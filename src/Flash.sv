==> flow/design.v <==
parameter Memory_Clock = 54;
parameter PSRAM_WIDTH = 8;
parameter DQ_WIDTH = 16;
parameter ADDR_WIDTH = 21;
parameter Burst_Length  = "16_Bytes";
parameter burst_num = 4;
parameter Fixed_Latency_Enable = "Fixed";
parameter Initial_Latency = 6;
parameter Drive_Strength = 50;
parameter Deep_Power_Down = "OFF";
parameter Hybrid_Sleep_Mode = "OFF";
parameter Refresh_Rate = "normal";
parameter PASR = "full";
parameter shift_delay = 0;
`timescale 100ps / 100ps
`default_nettype none
module Flash #(
    parameter STARTUP_WAIT = 32'd10000000,
    parameter TRANSFER_BYTES_NUM = 32'h0001_0000
) (
    input  wire clk,
    output reg  done,
    output reg  flash_clk,
    input  wire flash_miso,
    output reg  flash_mosi,
    output reg  flash_cs,
    output reg [31:0] cache_address,
    output reg [31:0] cache_data_in,
    output reg [3:0] cache_write_enable,
    input wire cache_busy
);
  reg [23:0] read_address = 0;
  reg [7:0] command = 8'h03;
  reg [7:0] current_byte_out = 0;
  reg [7:0] current_byte_num = 0;
  reg [7:0] data_in[32];
  localparam STATE_INIT_POWER = 8'd0;
  localparam STATE_LOAD_CMD_TO_SEND = 8'd1;
  localparam STATE_SEND = 8'd2;
  localparam STATE_LOAD_ADDRESS_TO_SEND = 8'd3;
  localparam STATE_READ_DATA = 8'd4;
  localparam STATE_START_WRITE_TO_CACHE = 8'd5;
  localparam STATE_WRITE_TO_CACHE = 8'd6;
  localparam STATE_DONE = 8'd7;
  reg [23:0] data_to_send = 0;
  reg [ 8:0] bits_to_send = 0;
  reg [32:0] counter = 0;
  reg [ 2:0] state = 0;
  reg [ 2:0] return_state = 0;
  always_ff @(posedge clk) begin
    case (state)
      STATE_INIT_POWER: begin
        flash_clk <= 0;
        flash_mosi <= 0;
        flash_cs <= 1;
        done <= 0;
        if (counter > STARTUP_WAIT) begin
          state <= STATE_LOAD_CMD_TO_SEND;
          counter <= 0;
          current_byte_num <= 0;
          current_byte_out <= 0;
        end else begin
          counter <= counter + 1;
        end
      end
      STATE_LOAD_CMD_TO_SEND: begin
        flash_cs <= 0;
        data_to_send[23-:8] <= command;
        bits_to_send <= 8;
        state <= STATE_SEND;
        return_state <= STATE_LOAD_ADDRESS_TO_SEND;
      end
      STATE_SEND: begin
        if (counter == 0) begin
          flash_clk <= 0;
          flash_mosi <= data_to_send[23];
          data_to_send <= {data_to_send[22:0], 1'b0};
          bits_to_send <= bits_to_send - 1;
          counter <= 1;
        end else begin
          counter   <= 0;
          flash_clk <= 1;
          if (bits_to_send == 0) begin
            state <= return_state;
          end
        end
      end
      STATE_LOAD_ADDRESS_TO_SEND: begin
        data_to_send <= read_address;
        bits_to_send <= 24;
        state <= STATE_SEND;
        return_state <= STATE_READ_DATA;
        current_byte_num <= 0;
      end
      STATE_READ_DATA: begin
        if (counter[0] == 0) begin
          flash_clk <= 0;
          counter   <= counter + 1;
          if (counter[3:0] == 0 && counter > 0) begin
            data_in[current_byte_num] <= current_byte_out;
            current_byte_num <= current_byte_num + 1;
            if (current_byte_num == 31) begin
              state <= STATE_DONE;
            end
          end
        end else begin
          flash_clk <= 1;
          current_byte_out <= {current_byte_out[6:0], flash_miso};
          counter <= counter + 1;
        end
      end
      STATE_START_WRITE_TO_CACHE: begin
        flash_cs <= 1;
        counter <= read_address;
        read_address <= read_address + 32;
        state <= STATE_WRITE_TO_CACHE;
      end
      STATE_WRITE_TO_CACHE: begin
        if (!cache_busy) begin
          if (counter == 32) begin
            cache_write_enable <= 0;
            counter <= STARTUP_WAIT;
            state <= STATE_INIT_POWER;
          end else begin
            cache_address <= counter;
            cache_data_in = {
              data_in[counter+3], data_in[counter+2], data_in[counter+1], data_in[counter]
            };
            cache_write_enable <= 4'b1111;
            counter <= counter + 4;
            if (counter == TRANSFER_BYTES_NUM) begin
              done  <= 1;
              state <= STATE_DONE;
            end
          end
        end
      end
      STATE_DONE: begin
      end
    endcase
  end
endmodule
* Step by step through the tools: Flash
Tool output for the design above, in the order of the flow.
Line numbers count from 1 in the design file above.
Operators carry their Yosys type and port widths (W data, S select, Z words).
Cell names lack the library's common part.
A cell with -- has no value.
- Top :: Flash
- Clock :: clk
- Cell library :: sky130hd
- Timing corner :: tt_025C_1v80

* After elaboration
Yosys after proc, flatten, opt, wreduce and memory -nomap, before mapping. Print and check cells are not counted.
Memory sizes are those after Yosys's memory passes, which may raise the word count (mostly to a power of two), join words into wider ones and drop unused or constant bits.
- Flip-flop bits (word level) :: 152
- Latch bits :: 0
- Bits in writable memories :: 256
- Bits in read-only memories :: 0
- Clocked read ports x word width :: 32
- Memories :: 1
- Input port bits :: 3
- Output and inout port bits :: 72
- Word-level cells :: 129
** Memories
- data_in :: depth 32, bits a word 8, rd ports 4, write ports 1, line 36 : reg [7:0] data_in[32];
- Add/sub/neg operators :: 7
- Multipliers :: 0
- Divide/modulo/power cells :: 0
- Magnitude comparators :: 2
- Equal/unequal tests :: 22
- Shift operators :: 0
- Muxes and demuxes :: 48
- Bitwise logic cells :: 3
- Reductions and logical operators :: 31
** Operator list (count)
- $pmux W33 S5 :: 1
- $mux W33 :: 3
- $mux W8 :: 10
- $pmux W8 S3 :: 2
- $add A33 B1 Y33 const B :: 1
- $gt A33 B1 Y1 const B :: 1
- $eq A33 B17 Y1 const B :: 1
- $gt A33 B24 Y1 const B :: 1
- $add A33 B3 Y33 const B :: 1
- $eq A33 B6 Y1 const B :: 1
- $logic_not A33 Y1 :: 1
- $pmux W16 S2 :: 1
- $pmux W8 S2 :: 2
- $pmux W9 S3 :: 1
- $mux W3 :: 9
- $add A24 B6 Y24 const B :: 1
- $ne A2 B2 Y1 const B :: 11
- $pmux W3 S6 :: 1
- $mux W16 :: 1
- $mux W5 :: 3
- $reduce_or A7 Y1 :: 2
- $reduce_bool A2 Y1 :: 6
- $eq A3 B3 Y1 const B :: 4
- $reduce_and A2 Y1 :: 5
- $add A5 B2 Y5 const B :: 2
- $reduce_and A3 Y1 :: 3
- $reduce_bool A3 Y1 :: 3
- $sub A9 B1 Y9 const B :: 1
Not listed: further kinds 21, cells in them 34.

* Longest topological paths
Yosys ltp: most cells in a row. Word level: on the elaborated netlist, between registers, memories and ports. Mapped: between sequential cells and ports; inverters and the memories' decode and read muxes count.
- Word-level depth :: 5
- ABC_AREA :: 0
- Mapped depth :: 14
- Mapped depth without buffers :: 8

* Synthesis result
The flow's flattened synthesis, as Yosys stat reports it; memories are mapped. The netlist is that of the ABC_AREA named above (0 if unset); the other value can give another one.
- Cells in the netlist :: 1569
- Synthesis area :: 24270.8 um^2
- Mapped flip-flops :: 426
- Buffer cells :: 126
** Cells by type
- edfxtp_1 :: count 426, area in all 1.28E+04 um^2
- mux4_2 :: count 304, area in all 6.85E+03 um^2
- nand2_1 :: count 175, area in all 656.88 um^2
- xnor2_1 :: count 39, area in all 341.578 um^2
- nor2_1 :: count 90, area in all 337.824 um^2
- nand3_1 :: count 63, area in all 315.302 um^2
- mux2_2 :: count 24, area in all 270.259 um^2
- o21ai_0 :: count 54, area in all 270.259 um^2
- clkbuf_1 :: count 68, area in all 255.245 um^2
- xor2_1 :: count 27, area in all 236.477 um^2
- buf_2 :: count 35, area in all 175.168 um^2
- ha_1 :: count 14, area in all 175.168 um^2
- a21oi_1 :: count 32, area in all 160.154 um^2
- nand4_1 :: count 22, area in all 137.632 um^2
- and2_1 :: count 20, area in all 125.12 um^2
- nor3_1 :: count 18, area in all 90.086 um^2
- a22o_1 :: count 8, area in all 70.067 um^2
- buf_1 :: count 18, area in all 67.565 um^2
Not listed: further types 41, cells in them 132.

* Path before layout
OpenSTA on the mapped netlist: ideal clock, no wires. The path of least setup slack (recovery checks aside). Input and output delay are each 20% of the period. Register names are those of the netlist, which keeps one name where synthesis merged equal registers.
- Path kind :: reg2reg
- Start :: register counter[1]
- End :: register cache_address[0]
- Clock period :: 3.66 ns
- Setup time :: 0.421 ns
- Launch time at the first pin :: 0.000 ns
- Arrival :: 3.556 ns
- Slack :: -0.317 ns
- Path delay :: 3.977 ns
- Stages :: 12
- Buffers on the path :: 5
- Period reached after synthesis :: 3.977 ns
"path delay" is the arrival time less input delay plus setup time.
"stages": output pins that drive a net of the path, with the launching flip-flop's if there is one; two outputs of one cell count as two.
"period reached after synthesis" = period - worst setup slack (recovery checks aside). The figure is calculated, with input and output delays left at 20% of the set period.
The rows between start and end are the longest chain of elaborated cells between them; the timing report does not say that the signal goes this way. Where chains are equally long, one stands for them.
Each line given opens the expression or statement behind the cell; cells for indexed reads and writes are added by Yosys, which also makes memories of some case tables.
At most two assigning lines are given for a register; there are more.
- Cells stage by stage :: edfxtp_1 -> clkbuf_1 -> buf_2 -> clkbuf_1 -> buf_2 -> inv_1 -> ha_1 -> nand4_2 -> nor3_1 -> nand2b_1 -> buf_2 -> nor2_1
- Length of the longest elaborated chain :: 3
- Elaborated cells on any way between the ends :: 3
- RTL lines with such cells :: 1
** Ends and longest elaborated chain, post-synthesis
- start, declared :: line 47 : reg [32:0] counter = 0;
- start, assigned :: line 63 : counter <= counter + 1;
- start, assigned :: line 98 : counter   <= counter + 1;
- $eq A33 B6 Y1 :: line 120 : if (counter == 32) begin
- $not A1 Y1
- $reduce_and A3 Y1
- end, assigned :: line 125 : cache_address <= counter;
- end, declared :: line 27 : output reg [31:0] cache_address,

* Worst path after layout
Path of least setup slack in the final report of flow run 2 (OpenROAD, finished layout, wires in). Where an end is a register, its clock arrival counts in the times.
- Path kind :: reg2reg
- Start :: register counter[2]
- End :: memory data_in[3][3]
- Clock period :: 4.89 ns
- Setup time :: 0.38 ns
- Launch time at the first pin :: 0.61 ns
- Arrival :: 4.00 ns
- Slack :: 1.10 ns
- Stages :: 10
- Buffers on the path :: 2
The rows between start and end are the longest chain of elaborated cells between them; the timing report does not say that the signal goes this way. Where chains are equally long, one stands for them.
At most two assigning lines are given for a register; there are more.
The path ends at the enable pin of a flip-flop; only ways to that pin are counted.
- Cells stage by stage :: edfxtp_1 -> inv_2 -> ha_1 -> nand4_2 -> nor4_1 -> buf_4 -> nor4_1 -> nand2_1 -> buf_4 -> nor2_1
- Length of the longest elaborated chain :: 5
- Elaborated cells on any way between the ends :: 9
- RTL lines with such cells :: 3
** Ends and longest elaborated chain, after layout
- start, declared :: line 47 : reg [32:0] counter = 0;
- start, assigned :: line 63 : counter <= counter + 1;
- start, assigned :: line 98 : counter   <= counter + 1;
- $gt A33 B1 Y1 :: line 99 : if (counter[3:0] == 0 && counter > 0) begin
- $logic_and A1 B1 Y1 :: line 99
- $mux W5 :: line 99
- $mux W5 :: line 96 : if (counter[0] == 0) begin
- $mux W5 :: line 51 : case (state)
- end, declared :: line 36 : reg [7:0] data_in[32];

==> runs of Flash <==
Settings and measured results of 2 stored flow runs for module Flash (sky130hd), not sorted in any way. The constraints put input and output delay at 20% of the set period each and load the outputs with 0.01 pF.
"achieved clock period" = clock period - worst setup slack. The figure is calculated, with input and output delays left at 20% of the set period.
"time on the worst setup path": the worst setup path's part of the clock period (all of it between registers, 20% less for each end at a port) less its slack. A launch clock that arrives late makes it longer, a capture clock that arrives late makes it shorter.
"power" rests on the timing tool's default activity at the inputs, not on a simulated workload.

** Flow run 1
- Settings :: period_ns=2.74; CORE_UTILIZATION=71; SETUP_SLACK_MARGIN=0.45; PLACE_DENSITY_LB_ADDON=0.18; CELL_PAD_IN_SITES_DETAIL_PLACEMENT=2; GPL_TIMING_DRIVEN=0; CTS_CLUSTER_SIZE=94; CTS_CLUSTER_DIAMETER=176; MAX_ROUTING_LAYER=met5; CAP_MARGIN=20; CORE_MARGIN=2; SLEW_MARGIN=20
- Outcome :: stopped before the end: placement reported DPL-0033

** Flow run 2
- Settings :: period_ns=4.89; CAP_MARGIN=20; CORE_MARGIN=2; CORE_UTILIZATION=40; SLEW_MARGIN=20
- Synthesis area :: 24270.8 um^2
- Die outline area :: 62662.6 um^2
- Standard-cell area after routing :: 27735.4 um^2
- Utilization of the finished layout :: 0.461
- Setup slack of the worst path :: 1.102 ns
- Sum of negative setup slack :: 0.000 ns
- Smallest hold slack :: 0.510 ns
- Power :: 8155 uW
- Achieved clock period :: 3.788 ns
- Time on the worst setup path :: 3.79 ns
- Worst path kind :: reg2reg
